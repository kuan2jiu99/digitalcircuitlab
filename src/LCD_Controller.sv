==> flow/design.v <==
module LCD_Controller(
    input i_clk,
    input i_rst,
    input start,
    input [7:0] character,
    input [7:0] address,
    output busy,
    output LCD_EN,
    output LCD_ON,
    output LCD_RW,
    output LCD_RS,
    output LCD_BLON,
    output [7:0] LCD_DATA
);
    localparam WAIT = 3'd1;
    localparam INITIAL = 3'd2;
    localparam ADDRESS_SET = 3'd3;
    localparam CHARACTER_SET = 3'd4;
    localparam IDLE = 3'd5;
    localparam WAIT_CLK = 1500000;
    localparam ENABLE_CYC_TIME = 25;
    localparam ENABLE_PULSE_WIDTH = 30;
    localparam RISE_FALL_TIME = 1;
    localparam ADDR_SET_UP_TIME = 4;
    localparam ADDR_HOLD_TIME = 10;
    localparam DATA_SET_UP_TIME = 4;
    localparam DATA_HOLD_TIME = 22000;
    logic [2:0] state;
    logic [39:0] clk_cnt;
    logic [39:0] prev_cnt;
    logic [1:0] set_command;
    logic [7:0] r_character;
    logic [7:0] r_address;
    logic [7:0] data;
    logic en;
    logic rw;
    logic rs;
    logic busy_signal;
    assign LCD_DATA = data;
    assign LCD_RS = rs;
    assign LCD_RW = rw;
    assign LCD_EN = en;
    assign busy = busy_signal;
    assign LCD_ON = 1'b1;
    assign LCD_BLON = 1'b1;
    always_ff @(posedge i_clk or posedge i_rst) begin
        if (i_rst) begin
            state <= WAIT;
            en <= 1'b1;
            rw <= 1'b0;
            rs <= 1'b0;
            busy_signal <= 1'b1;
            data <= 8'b0011_1111;
            r_address <= 8'b0;
            r_character <= 8'b0;
            clk_cnt <= 40'b0;
            prev_cnt <= 40'b0;
            set_command <= 2'b0;
        end
        else if (state == WAIT) begin
            if (clk_cnt >= WAIT_CLK) begin
                state <= INITIAL;
                rs <= 1'b0;
                rw <= 1'b0;
                prev_cnt <= clk_cnt;
            end
				clk_cnt <= clk_cnt + 1'b1;
        end
        else if (state == INITIAL) begin
            if (set_command == 2'd0) begin
                data <= 8'b0011_1000;   
                rs <= 0;
                rw <= 0;
                clk_cnt <= clk_cnt + 1'd1;
                if (clk_cnt >= DATA_HOLD_TIME + ENABLE_PULSE_WIDTH + ADDR_SET_UP_TIME + prev_cnt) begin
                    set_command <= 2'd1;
                    rs <= 1'b0;
                    rw <= 1'b1;
                    prev_cnt <= clk_cnt + 1;
                end
                else if (clk_cnt >= ENABLE_PULSE_WIDTH + ADDR_SET_UP_TIME + prev_cnt) begin
                    en <= 1'b0;
                end
                else if (clk_cnt >= ADDR_SET_UP_TIME + prev_cnt) begin
                    en <= 1'b1;
                end
            end
            else if (set_command == 2'd1) begin
                data <= 8'b0000_1100;   
                rs <= 0;
                rw <= 0;
                clk_cnt <= clk_cnt + 1'd1;
                if (clk_cnt >= DATA_HOLD_TIME + ENABLE_PULSE_WIDTH + ADDR_SET_UP_TIME + prev_cnt) begin
                    set_command <= 2'd2;
                    rs <= 1'b0;
                    rw <= 1'b1;
                    prev_cnt <= clk_cnt + 1;
                end
                else if (clk_cnt >= ENABLE_PULSE_WIDTH + ADDR_SET_UP_TIME + prev_cnt) begin
                    en <= 1'b0;
                end
                else if (clk_cnt >= ADDR_SET_UP_TIME + prev_cnt) begin
                    en <= 1'b1;
                end
            end
            else if (set_command == 2'd2) begin
                data <= 8'b0000_0001;   
                rs <= 0;
                rw <= 0;
                clk_cnt <= clk_cnt + 1'd1;
                if (clk_cnt >= WAIT_CLK + prev_cnt) begin   
                    set_command <= 2'd3;
                    rs <= 1'b0;
                    rw <= 1'b1;
                    prev_cnt <= clk_cnt + 1;
                end
                else if (clk_cnt >= ENABLE_PULSE_WIDTH + ADDR_SET_UP_TIME + prev_cnt) begin
                    en <= 1'b0;
                end
                else if (clk_cnt >= ADDR_SET_UP_TIME + prev_cnt) begin
                    en <= 1'b1;
                end
            end
            else if (set_command == 2'd3) begin
                data <= 8'b0000_0110;   
                rs <= 0;
                rw <= 0;
                clk_cnt <= clk_cnt + 1'd1;
                if (clk_cnt >= DATA_HOLD_TIME + ENABLE_PULSE_WIDTH + ADDR_SET_UP_TIME + prev_cnt) begin   
                    set_command <= 2'd0;
                    rs <= 1'b0;
                    rw <= 1'b1;
                    prev_cnt <= clk_cnt + 1;
						  busy_signal <= 1'b0;
						  state <= IDLE;
                end
                else if (clk_cnt >= ENABLE_PULSE_WIDTH + ADDR_SET_UP_TIME + prev_cnt) begin
                    en <= 1'b0;
                end
                else if (clk_cnt >= ADDR_SET_UP_TIME + prev_cnt) begin
                    en <= 1'b1;
                end
            end
        end
        else if (state == ADDRESS_SET) begin
            clk_cnt <= clk_cnt + 1'b1;
            data <= {1'b1, r_address[6:0]};
            rs <= 1'b0;
            rw <= 1'b0;
            if (clk_cnt >= DATA_HOLD_TIME + ENABLE_PULSE_WIDTH + ADDR_SET_UP_TIME + prev_cnt) begin   
                state <= CHARACTER_SET;
                rs <= 1'b0;
                rw <= 1'b1;
                prev_cnt <= clk_cnt + 1;
            end
            else if (clk_cnt >= ENABLE_PULSE_WIDTH + ADDR_SET_UP_TIME + prev_cnt) begin
                en <= 1'b0;
            end
            else if (clk_cnt >= ADDR_SET_UP_TIME + prev_cnt) begin
                en <= 1'b1;
            end
        end
        else if (state == CHARACTER_SET) begin
            clk_cnt <= clk_cnt + 1'b1;
            data <= r_character;
            rs <= 1'b1;
            rw <= 1'b0;
            if (clk_cnt >= DATA_HOLD_TIME + ENABLE_PULSE_WIDTH + ADDR_SET_UP_TIME + prev_cnt) begin   
                state <= IDLE;
                busy_signal <= 1'b0;
                rs <= 1'b0;
                rw <= 1'b1;
                prev_cnt <= clk_cnt + 1;
            end
            else if (clk_cnt >= ENABLE_PULSE_WIDTH + ADDR_SET_UP_TIME + prev_cnt) begin
                en <= 1'b0;
            end
            else if (clk_cnt >= ADDR_SET_UP_TIME + prev_cnt) begin
                en <= 1'b1;
            end
        end
        else if (start & (state == IDLE)) begin
            busy_signal <= 1'b1;
            r_address <= address;
            r_character <= character;
            state <= ADDRESS_SET;
        end
    end
endmodule
From RTL to reports: LCD_Controller
Tool output for the design above, in the order of the flow.
Lines are those of the file above, counted from 1.
Operators: Yosys type, input widths -> output width; for muxes data width and select width s.
Library cell names are shortened.
The mark -- stands for no value.
Inputs
  top: LCD_Controller
  clock input: i_clk
  standard-cell library: sky130hd
  library corner: tt_025C_1v80

Word level
Counts by Yosys on the flattened word-level netlist (proc, flatten, opt, wreduce; memories kept). Register bits leave out memories and registers merged into their read ports (data or address). Print and check cells are left out.
Storage and ports
  flip-flop bits (word level): 112
  latch bits: 0
  RAM bits: 0
  memory bits (read-only): 0
  word width x clocked read ports: 0
  memories: 0
  bits of input ports: 19
  output and inout bits: 14
  word-level cells: 155
Cells by class
  add/subtract/negate cells: 6
  $mul: 0
  divide/modulo/power cells: 0
  $lt $le $gt $ge: 5
  eq/ne operators: 26
  shift operators: 0
  mux-type cells: 86
  bitwise operators: 5
  reduce/logical cells: 16
Operators by type and width (count)
  $mux 40: 19
  $ge 40x40->1: 4
  $add 40x1->40 const B: 2
  $mux 8: 7
  $add 15x40->40 const A: 1
  $add 21x40->40 const A: 1
  $add 3x40->40 const A: 1
  $ge 40x21->1 const B: 1
  $add 6x40->40 const A: 1
  $mux 1: 40
  $mux 3: 12
  $reduce_and 7->1: 3
  $mux 2: 8
  $ne 3x3->1 const B: 3
  $ne 2x1->1 const B: 4
  $ne 2x2->1 const B: 4
  $ne 4x3->1 const B: 2
  $reduce_and 4->1: 2
  $reduce_bool 4->1: 2
  $eq 3x2->1 const B: 2
  $eq 3x3->1 const B: 2
  $reduce_and 3->1: 2
  $reduce_bool 3->1: 2
  $ne 6x2->1 const B: 1
  $ne 6x5->1 const B: 1
  $ne 5x1->1 const B: 1
  $ne 5x5->1 const B: 1
  $reduce_and 5->1: 1
Other operator kinds: 10; their cells: 14.

Longest topological paths
Yosys ltp: most cells in a row. Word level: on the elaborated netlist, between registers, memories and ports. Mapped: between sequential cells and ports; inverters and the memories' decode and read muxes count.
Logic depth
  word-level depth: 10
  ABC_AREA: 1
  depth in mapped cells: 30
  mapped depth without buffers: 28

Netlist
Yosys stat after the flow's synthesis: flattened, memories mapped to cells. It holds for the ABC_AREA given above (unset counts as 0); a run with the other value may have another netlist.
Totals and module areas in this step are rounded.
Cell types
  dfrtp_1: count 106, total area 2.65E+03 sq um
  nand2_1: count 643, total area 2.41E+03 sq um
  ha_1: count 160, total area 2001.92 sq um
  xor2_1: count 161, total area 1.41E+03 sq um
  inv_1: count 204, total area 765.734 sq um
  nor2_1: count 151, total area 566.794 sq um
  nand3_1: count 99, total area 495.475 sq um
  o21ai_0: count 81, total area 405.389 sq um
  a21oi_1: count 78, total area 390.374 sq um
  dfstp_2: count 10, total area 262.752 sq um
  nand4_1: count 34, total area 212.704 sq um
  nor3_1: count 35, total area 175.168 sq um
  nand2_2: count 21, total area 131.376 sq um
  nor3_2: count 12, total area 120.115 sq um
  inv_2: count 31, total area 116.362 sq um
  buf_2: count 23, total area 115.11 sq um
  buf_4: count 15, total area 112.608 sq um
  nor2_4: count 9, total area 101.347 sq um
Not listed: further types 33, cells in them 107.
Synthesis totals
  standard cells after synthesis: 1980
  synthesis area: 13000 sq um
  sequential area: 2900 sq um
  mapped flip-flops: 116
  buffer cells: 59

Worst setup path after synthesis
Path of least setup slack by OpenSTA after synthesis, without wires, with an ideal clock, recovery checks aside; 20% of the period is set as input and as output delay. Where synthesis merged equal registers, the netlist keeps one of their names.
Path post-synthesis
  path kind: reg-to-reg
  start: register prev_cnt[5]
  end: register prev_cnt[30]
  clock period: 5.53 ns
  library setup time: 0.117 ns
  launch time at the first pin: 0.000 ns
  arrival time: 3.139 ns
  required time: 5.413 ns
  slack: 2.274 ns
  delay of the path: 3.256 ns
  driving pins on the path: 29
  path buffers: 1
  synthesis period reached: 3.256 ns
"delay of the path" = arrival - input delay + setup time.
"driving pins on the path": output pins that drive a net of the path, with the launching flip-flop's if there is one; two outputs of one cell count as two.
"synthesis period reached" = period - worst setup slack (recovery checks aside). The figure is calculated, with input and output delays left at 20% of the set period.
Between the ends stands the longest chain of elaborated cells between them, by number of cells; it is not shown to be the way that was timed. Of several equally long chains one is given.
A line is the first line of the expression or statement that the cell stems from. Yosys adds cells for indexed reads and writes and turns some case tables into memories.
A register here has more assigning lines than the two given.
Between the ends, post-synthesis
  cell sequence: dfrtp_1 -> inv_2 -> ha_1 -> inv_1 -> nand2_1 -> nand2_1 -> o21ai_2 -> nand2_1 -> o21ai_2 -> nand2_1 -> nand2_1 -> nand2_2 -> nand2_2 -> nor2_1 -> xor2_1 -> ha_1 -> nand2_1 -> nand2_1 -> nand2_1 -> nand2_1 -> nand2_1 -> nand2_1 -> a21oi_1 -> nand4_1 -> nor2_2 -> nor2_4 -> buf_4 -> nand3_1 -> nand2_1
  cells in the longest elaborated chain: 9
  elaborated cells on any way between the ends: 16
  those cells by class: add/sub: 2; compare: 2; eq/ne: 1; mux: 10; reduce/logical: 1
RTL lines, path post-synthesis
  start: declaration: RTL line 30  | logic [39:0] prev_cnt;
  start: assignment: RTL line 65  | prev_cnt <= clk_cnt;
  start: assignment: RTL line 79  | prev_cnt <= clk_cnt + 1;
  $add 15x40->40: RTL line 129  | if (clk_cnt >= DATA_HOLD_TIME + ENABLE_PULSE_WIDTH + ADDR_SET_UP_TIME + prev_cnt) begin
  $ge 40x40->1: RTL line 129
  $mux 40: RTL line 129
  $mux 40: RTL line 124  | else if (set_command == 2'd3) begin
  $mux 40: RTL line 106  | else if (set_command == 2'd2) begin
  $mux 40: RTL line 88  | else if (set_command == 2'd1) begin
  $mux 40: RTL line 70  | if (set_command == 2'd0) begin
  $mux 40: RTL line 69  | else if (state == INITIAL) begin
  $mux 40: RTL line 60  | else if (state == WAIT) begin
  end: assignment: RTL line 65
  end: assignment: RTL line 79
  end: declaration: RTL line 30

Worst path after layout
From the final timing report of flow run B: the path of least setup slack in the routed layout; clock arrival at registers is part of the times.
Path post-layout
  path kind: reg-to-reg
  start: register prev_cnt[2]
  end: register prev_cnt[17]
  clock period: 5.46 ns
  library setup time: 0.06 ns
  launch time at the first pin: 0.43 ns
  arrival time: 5.38 ns
  required time: 5.83 ns
  slack: 0.45 ns
  driving pins on the path: 26
  path buffers: 2
Between the ends stands the longest chain of elaborated cells between them, by number of cells; it is not shown to be the way that was timed. Of several equally long chains one is given.
A register here has more assigning lines than the two given.
Between the ends, post-layout
  cell sequence: dfrtp_1 -> ha_1 -> nand2_1 -> nand2_2 -> nand4_4 -> a21oi_1 -> nand2_1 -> nand2_2 -> inv_2 -> nor2_2 -> nand2_1 -> xnor2_1 -> inv_1 -> ha_1 -> nand4_1 -> nor2_2 -> nand2_1 -> nor3_1 -> buf_4 -> nand2_1 -> nand3_1 -> buf_12 -> nand3_1 -> nand2_1 -> nand2_1 -> nand2_1
  cells in the longest elaborated chain: 9
  elaborated cells on any way between the ends: 16
  those cells by class: add/sub: 2; compare: 2; eq/ne: 1; mux: 10; reduce/logical: 1
RTL lines, path post-layout
  start: declaration: RTL line 30  | logic [39:0] prev_cnt;
  start: assignment: RTL line 65  | prev_cnt <= clk_cnt;
  start: assignment: RTL line 79  | prev_cnt <= clk_cnt + 1;
  $add 15x40->40: RTL line 129  | if (clk_cnt >= DATA_HOLD_TIME + ENABLE_PULSE_WIDTH + ADDR_SET_UP_TIME + prev_cnt) begin
  $ge 40x40->1: RTL line 129
  $mux 40: RTL line 129
  $mux 40: RTL line 124  | else if (set_command == 2'd3) begin
  $mux 40: RTL line 106  | else if (set_command == 2'd2) begin
  $mux 40: RTL line 88  | else if (set_command == 2'd1) begin
  $mux 40: RTL line 70  | if (set_command == 2'd0) begin
  $mux 40: RTL line 69  | else if (state == INITIAL) begin
  $mux 40: RTL line 60  | else if (state == WAIT) begin
  end: assignment: RTL line 65
  end: assignment: RTL line 79
  end: declaration: RTL line 30

Memo
Re: implementation data of LCD_Controller

Below are 2 stored runs of the flow (Yosys, OpenROAD; platform sky130hd) on LCD_Controller, each with its settings and what was measured, unordered. Constraints: input delay and output delay 20% of the set period each, output load 0.01 pF.
"reached clock period" = clock period - worst setup slack. The figure is calculated, with input and output delays left at 20% of the set period.
By "time of the worst setup path" is meant the share of the clock period that the worst setup path is allowed (20% is reserved at inputs, 20% at outputs), minus its slack. Clock arrival times at its registers enter into it.
"power consumption" is the tool's figure for a default switching activity; nothing was simulated.
The measured numbers are rounded.

==> flow run A: settings <==
{ "period_ns": 3.26, "CORE_UTILIZATION": 70, "SETUP_SLACK_MARGIN": -0.1, "PLACE_DENSITY_LB_ADDON": 0.14, "CELL_PAD_IN_SITES_GLOBAL_PLACEMENT": 2, "CELL_PAD_IN_SITES_DETAIL_PLACEMENT": 0, "GPL_TIMING_DRIVEN": 1, "GPL_ROUTABILITY_DRIVEN": 1, "CTS_CLUSTER_DIAMETER": 137, "CAP_MARGIN": 20, "CORE_MARGIN": 2, "SLEW_MARGIN": 20 }
==> flow run A: results <==
unfinished; error FLW-0024 in placement

==> flow run B: settings <==
{ "period_ns": 5.46, "CORE_UTILIZATION": 35, "PLACE_DENSITY_LB_ADDON": 0.08, "CORE_ASPECT_RATIO": 0.69, "CELL_PAD_IN_SITES_GLOBAL_PLACEMENT": 3, "CELL_PAD_IN_SITES_DETAIL_PLACEMENT": 0, "TNS_END_PERCENT": 60, "ABC_AREA": 1, "GPL_TIMING_DRIVEN": 1, "CAP_MARGIN": 35, "MIN_ROUTING_LAYER": "met2", "MAX_ROUTING_LAYER": "met4", "CORE_MARGIN": 2, "SLEW_MARGIN": 20 }
==> flow run B: results <==
utilization after routing: 0.4
worst setup slack after layout: 0.45 ns
time of the worst setup path: 5.01 ns
worst path kind: reg-to-reg
synthesis area: 13,000 sq um
full die area: 40,000 sq um
power consumption: 2.1 mW
reached clock period: 5.012 ns
smallest hold slack: 0.47 ns
