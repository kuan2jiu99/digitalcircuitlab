==> flow/design.v <==
module GhostAlgo (  
    input i_clk,
    input i_rst,
    input [5:0] pac_x,
    input [5:0] pac_y,
    input [3:0] random,
    output [5:0] o_x_location,
    output [5:0] o_y_location,
    output reach
);
logic [3:0] i_board [0:35][0:27];
parameter ROW = 6'd36;
parameter COL = 6'd28;
always_ff @(posedge i_clk) begin
    if (i_rst) begin
        o_x_location <= 3'd0;
        o_y_location <= 3'd0;
        reach <= 1'b0;
    end
    else begin
		 if (o_x_location == pac_x && o_y_location == pac_y) begin  
			  reach <= 1'b1;
			  o_x_location <= o_x_location;
			  o_y_location <= o_y_location;
		 end
		 else if (o_x_location < pac_x && o_y_location < pac_y) begin
                          reach = 1'b0;
			  if (random % 2 == 0) begin  
                                if (o_x_location + 1'b1 < ROW && i_board[o_x_location + 1'b1][o_y_location] == 0) begin
					o_x_location <= o_x_location + 1'b1;
                                end
			  end
			  else begin  
                                if (o_y_location + 1'b1 < COL && i_board[o_x_location][o_y_location + 1'b1] == 0) begin
					o_y_location <= o_y_location + 1'b1;
                                end
                                else begin
                                    if (o_x_location - 1'b1 >= 0 && i_board[o_x_location - 1'b1][o_y_location] == 0) begin
                                        o_x_location <= o_x_location - 1'b1;   
                                    end
                                    else begin
                                        o_y_location <= o_y_location - 1'b1;   
                                    end
                                end
			  end
		 end
		 else if (o_x_location > pac_x && o_y_location > pac_y) begin
                          reach = 1'b0;
			  if (random % 2 == 0) begin  
					o_x_location = o_x_location - 1'b1;
			  end
			  else begin  
					o_y_location = o_y_location - 1'b1;
			  end
		 end
		 else if (o_x_location > pac_x && o_y_location < pac_y) begin
				reach = 1'b0;
			  if (random % 2 == 0) begin  
					o_x_location = o_x_location - 1'b1;
			  end
			  else begin  
					o_y_location = o_y_location + 1'b1;
			  end
		 end
		 else if (o_x_location < pac_x && o_y_location > pac_y) begin
				reach = 1'b0;
			  if (random % 2 == 0) begin  
					o_x_location = o_x_location + 1'b1;
			  end
			  else begin  
					o_y_location = o_y_location - 1'b1;
			  end
		 end
		 else if (o_x_location == pac_x && o_y_location < pac_y) begin
				reach = 1'b0;
			  o_y_location = o_y_location + 1'b1;
		 end
		 else if (o_x_location == pac_x && o_y_location > pac_y) begin
				reach = 1'b0;
			  o_y_location = o_y_location - 1'b1;
		 end
		 else if (o_y_location == pac_y && o_x_location < pac_x) begin
				reach = 1'b0;
			  o_x_location = o_x_location + 1'b1;
		 end
		 else if (o_y_location == pac_y && o_x_location > pac_x) begin
				reach = 1'b0;
			  o_x_location = o_x_location - 1'b1;
		 end
		 else begin
				reach = 1'b0;
			  o_x_location = 3'd0;
			  o_y_location = 3'd0;
		 end
    end
end
endmodule
# Tool chain data of GhostAlgo
# The steps from the RTL of GhostAlgo to its reports follow in flow order.
# Line numbers count from 1 in the design file above.
# The mark -- stands for no value.
# inputs
top_module,GhostAlgo
clock,i_clk
cell_library,sky130hd
pvt_corner,tt_025C_1v80

# Word level
# Yosys after proc, flatten, opt, wreduce and memory -nomap, before mapping. Memory bits, and registers merged into a memory's read port (data or address), are not among the register bits. Print and check cells are not counted.
# word_totals
reg_bits,13
latch_bits,0
ramBits,0
mem_bits_ro,0
clocked_rd_ports_x_width,0
n_memories,0
in_bits,18
elab_cells,75
# op_classes
n_addsub,5
mul,0
n_div,0
n_cmp,7
eq_ne,13
n_shift,0
muxes,28
n_logic,1
reduce_and_logical,18
# op_table
op,count
two-way mux 6 bit,27
greater-or-equal comparator 32 x 1 -> 1 bit with constant B,1
zero test 32 bit,1
!= test 5 bit with constant B,3
!= test 7 bit with constant B,2
logical AND 1 bit,12
zero test 4 bit with constant A,3
adder 6 x 1 -> 6 bit with constant B,2
subtractor 6 x 1 -> 6 bit with constant B,2
greater-than comparator 6 bit,2
less-than comparator 6 bit,2
equality test 6 bit,2
!= test 3 bit with constant B,3
subtractor 6 x 1 -> 7 bit with constant B,1
AND reduction 7 bit,1
less-than comparator 6 x 5 -> 1 bit with constant B,1
less-than comparator 6 bit with constant B,1
AND reduction 6 bit,1
!= test 3 x 1 -> 1 bit with constant B,1
!= test 3 x 2 -> 1 bit with constant B,1
!= test 2 bit with constant B,1
inverter 1 bit,1
two-way mux 1 bit,1

# Longest topological paths
# Depth = most cells in a row (Yosys ltp): at word level without a register or memory, in the mapped netlist without a sequential cell, where the memories' decode and read muxes count.
# depth
depth_word,10
ABC_AREA,0
mapped_depth,9
ltp_nobuf,8

# Mapped cells and area
# Yosys stat after the flow's synthesis: flattened, memories mapped to cells. It holds for the ABC_AREA given above (unset counts as 0); a run with the other value may have another netlist.
# by_type
cell_type,count,area_total_um2
sky130_fd_sc_hd__dfxtp_1,13,260.25
sky130_fd_sc_hd__ha_1,17,212.704
sky130_fd_sc_hd__xnor2_1,12,105.101
sky130_fd_sc_hd__inv_1,23,86.333
sky130_fd_sc_hd__nor3_1,13,65.062
sky130_fd_sc_hd__a21oi_1,12,60.058
sky130_fd_sc_hd__nand2_1,16,60.058
sky130_fd_sc_hd__nand3_1,11,55.053
sky130_fd_sc_hd__a31oi_1,6,37.536
sky130_fd_sc_hd__o221ai_1,4,35.034
sky130_fd_sc_hd__o32ai_1,4,35.034
sky130_fd_sc_hd__nor2_1,9,33.782
sky130_fd_sc_hd__o32ai_2,2,32.531
sky130_fd_sc_hd__buf_2,6,30.029
sky130_fd_sc_hd__mux2i_1,3,30.029
sky130_fd_sc_hd__o211ai_1,4,30.029
sky130_fd_sc_hd__o2111ai_1,3,26.275
sky130_fd_sc_hd__nor4_1,4,25.024
# Not listed: further types 41, cells in them 66.
# synth_totals
cells,228
synth_area_um2,1724.2
seq_area_um2,260.2
ff_cells,13

# Timing after synthesis
# OpenSTA on the mapped netlist: ideal clock, no wires. The path of least setup slack (recovery checks aside). Input and output delay are each 20% of the period. Register names are those of the netlist, which keeps one name where synthesis merged equal registers.
# synth_path
kind,input -> register
startpoint,input port pac_y[5]
endpoint,register o_y_location[4]
period_ps,2700
setup_time_ps,70
t_first_pin_ps,540
arrival_ps,2301
path_slack_ps,329
path_delay_ps,1831
path_stages,8
path_buffers,0
synth_period_reached_ps,2371
# "path_delay_ps" is the arrival time less input delay plus setup time.
# "path_stages" counts driving pins, that of a launching flip-flop among them; a cell with two outputs on the path counts twice.
# "synth_period_reached_ps" = period - worst setup slack (recovery checks aside). The figure is calculated, with input and output delays left at 20% of the set period.
# The rows between start and end are the longest chain of elaborated cells between them; the timing report does not say that the signal goes this way. Where chains are equally long, one stands for them.
# A line is the first line of the expression or statement that the cell stems from. Yosys adds cells for indexed reads and writes and turns some case tables into memories.
# At most two assigning lines are given for a register; there are more.
# synth_via
cell_sequence,sky130_fd_sc_hd__inv_1 sky130_fd_sc_hd__ha_1 sky130_fd_sc_hd__and4_1 sky130_fd_sc_hd__a21boi_2 sky130_fd_sc_hd__o21ai_1 sky130_fd_sc_hd__o22ai_1 sky130_fd_sc_hd__a2111o_1 sky130_fd_sc_hd__a21oi_1
elab_chain_len,10
cone_cells,27
classes_between,2 x compare; 6 x eq/ne; 8 x mux; 1 x logic; 10 x reduce/logical
# synth_rtl
element,line,rtl
from (decl),5,"input [5:0] pac_y,"
equality test 6 bit,86,else if (o_y_location == pac_y && o_x_location > pac_x) begin
logical AND 1 bit,86,
two-way mux 6 bit,86,
two-way mux 6 bit,82,else if (o_y_location == pac_y && o_x_location < pac_x) begin
two-way mux 6 bit,78,else if (o_x_location == pac_x && o_y_location > pac_y) begin
two-way mux 6 bit,74,else if (o_x_location == pac_x && o_y_location < pac_y) begin
two-way mux 6 bit,65,else if (o_x_location < pac_x && o_y_location > pac_y) begin
two-way mux 6 bit,56,else if (o_x_location > pac_x && o_y_location < pac_y) begin
two-way mux 6 bit,47,else if (o_x_location > pac_x && o_y_location > pac_y) begin
two-way mux 6 bit,26,else if (o_x_location < pac_x && o_y_location < pac_y) begin
to (assign),24,o_y_location <= o_y_location;
to (assign),35,o_y_location <= o_y_location + 1'b1;
to (decl),8,"output [5:0] o_y_location,"

# Worst path after layout
# Path of least setup slack in the final report of run B (OpenROAD, finished layout, wires in). Where an end is a register, its clock arrival counts in the times.
# The path's times are printed in steps of 10 ps; the period is the one set.
# layout_path
kind,register -> register
startpoint,register o_y_location[3]
endpoint,register o_y_location[4]
period_ps,2050
setup_time_ps,70
t_first_pin_ps,260
arrival_ps,2360
path_slack_ps,-130
path_stages,11
path_buffers,3
# The rows between start and end are the longest chain of elaborated cells between them; the timing report does not say that the signal goes this way. Where chains are equally long, one stands for them.
# At most two assigning lines are given for a register; there are more.
# layout_via
cell_sequence,sky130_fd_sc_hd__dfxtp_4 sky130_fd_sc_hd__ha_4 sky130_fd_sc_hd__and4_4 sky130_fd_sc_hd__buf_4 sky130_fd_sc_hd__nand3_2 sky130_fd_sc_hd__o21ai_4 sky130_fd_sc_hd__buf_4 sky130_fd_sc_hd__buf_6 sky130_fd_sc_hd__o22ai_1 sky130_fd_sc_hd__a2111o_1 sky130_fd_sc_hd__a21oi_1
elab_chain_len,10
cone_cells,36
classes_between,2 x add/sub; 3 x compare; 6 x eq/ne; 13 x mux; 1 x logic; 11 x reduce/logical
# layout_rtl
element,line,rtl
from (decl),8,"output [5:0] o_y_location,"
from (assign),24,o_y_location <= o_y_location;
from (assign),35,o_y_location <= o_y_location + 1'b1;
equality test 6 bit,86,else if (o_y_location == pac_y && o_x_location > pac_x) begin
logical AND 1 bit,86,
two-way mux 6 bit,86,
two-way mux 6 bit,82,else if (o_y_location == pac_y && o_x_location < pac_x) begin
two-way mux 6 bit,78,else if (o_x_location == pac_x && o_y_location > pac_y) begin
two-way mux 6 bit,74,else if (o_x_location == pac_x && o_y_location < pac_y) begin
two-way mux 6 bit,65,else if (o_x_location < pac_x && o_y_location > pac_y) begin
two-way mux 6 bit,56,else if (o_x_location > pac_x && o_y_location < pac_y) begin
two-way mux 6 bit,47,else if (o_x_location > pac_x && o_y_location > pac_y) begin
two-way mux 6 bit,26,else if (o_x_location < pac_x && o_y_location < pac_y) begin
to (assign),24,
to (assign),35,
to (decl),8,

# Module GhostAlgo, platform sky130hd: 2 stored runs of the flow (Yosys, OpenROAD) with differing settings, in no particular order. Input and output delays are each 20% of the period that was set; the output load is 0.01 pF.
# Settings: n/a = not set for that run.
# A result given as n/a is not shown for that run.
item,run A,run B
period_ns,2.54,2.05
CORE_UTILIZATION,62,30
CAP_MARGIN,20,20
CORE_MARGIN,2,2
SLEW_MARGIN,20,20
SETUP_SLACK_MARGIN,n/a,0.35
PLACE_DENSITY_LB_ADDON,n/a,0.15
HOLD_SLACK_MARGIN,n/a,0.14
CORE_ASPECT_RATIO,n/a,0.65
CELL_PAD_IN_SITES_GLOBAL_PLACEMENT,n/a,3
CELL_PAD_IN_SITES_DETAIL_PLACEMENT,n/a,0
ABC_AREA,n/a,0
CTS_CLUSTER_SIZE,n/a,44
CTS_CLUSTER_DIAMETER,n/a,209
ws_setup_ps,n/a,-125
final_util_pct,n/a,62.2
die_area_um2,n/a,6383.7
synthArea_um2,n/a,1724.2
tns_setup_ps,n/a,-732
# Run A: not finished: routing ended with error DPL-0038
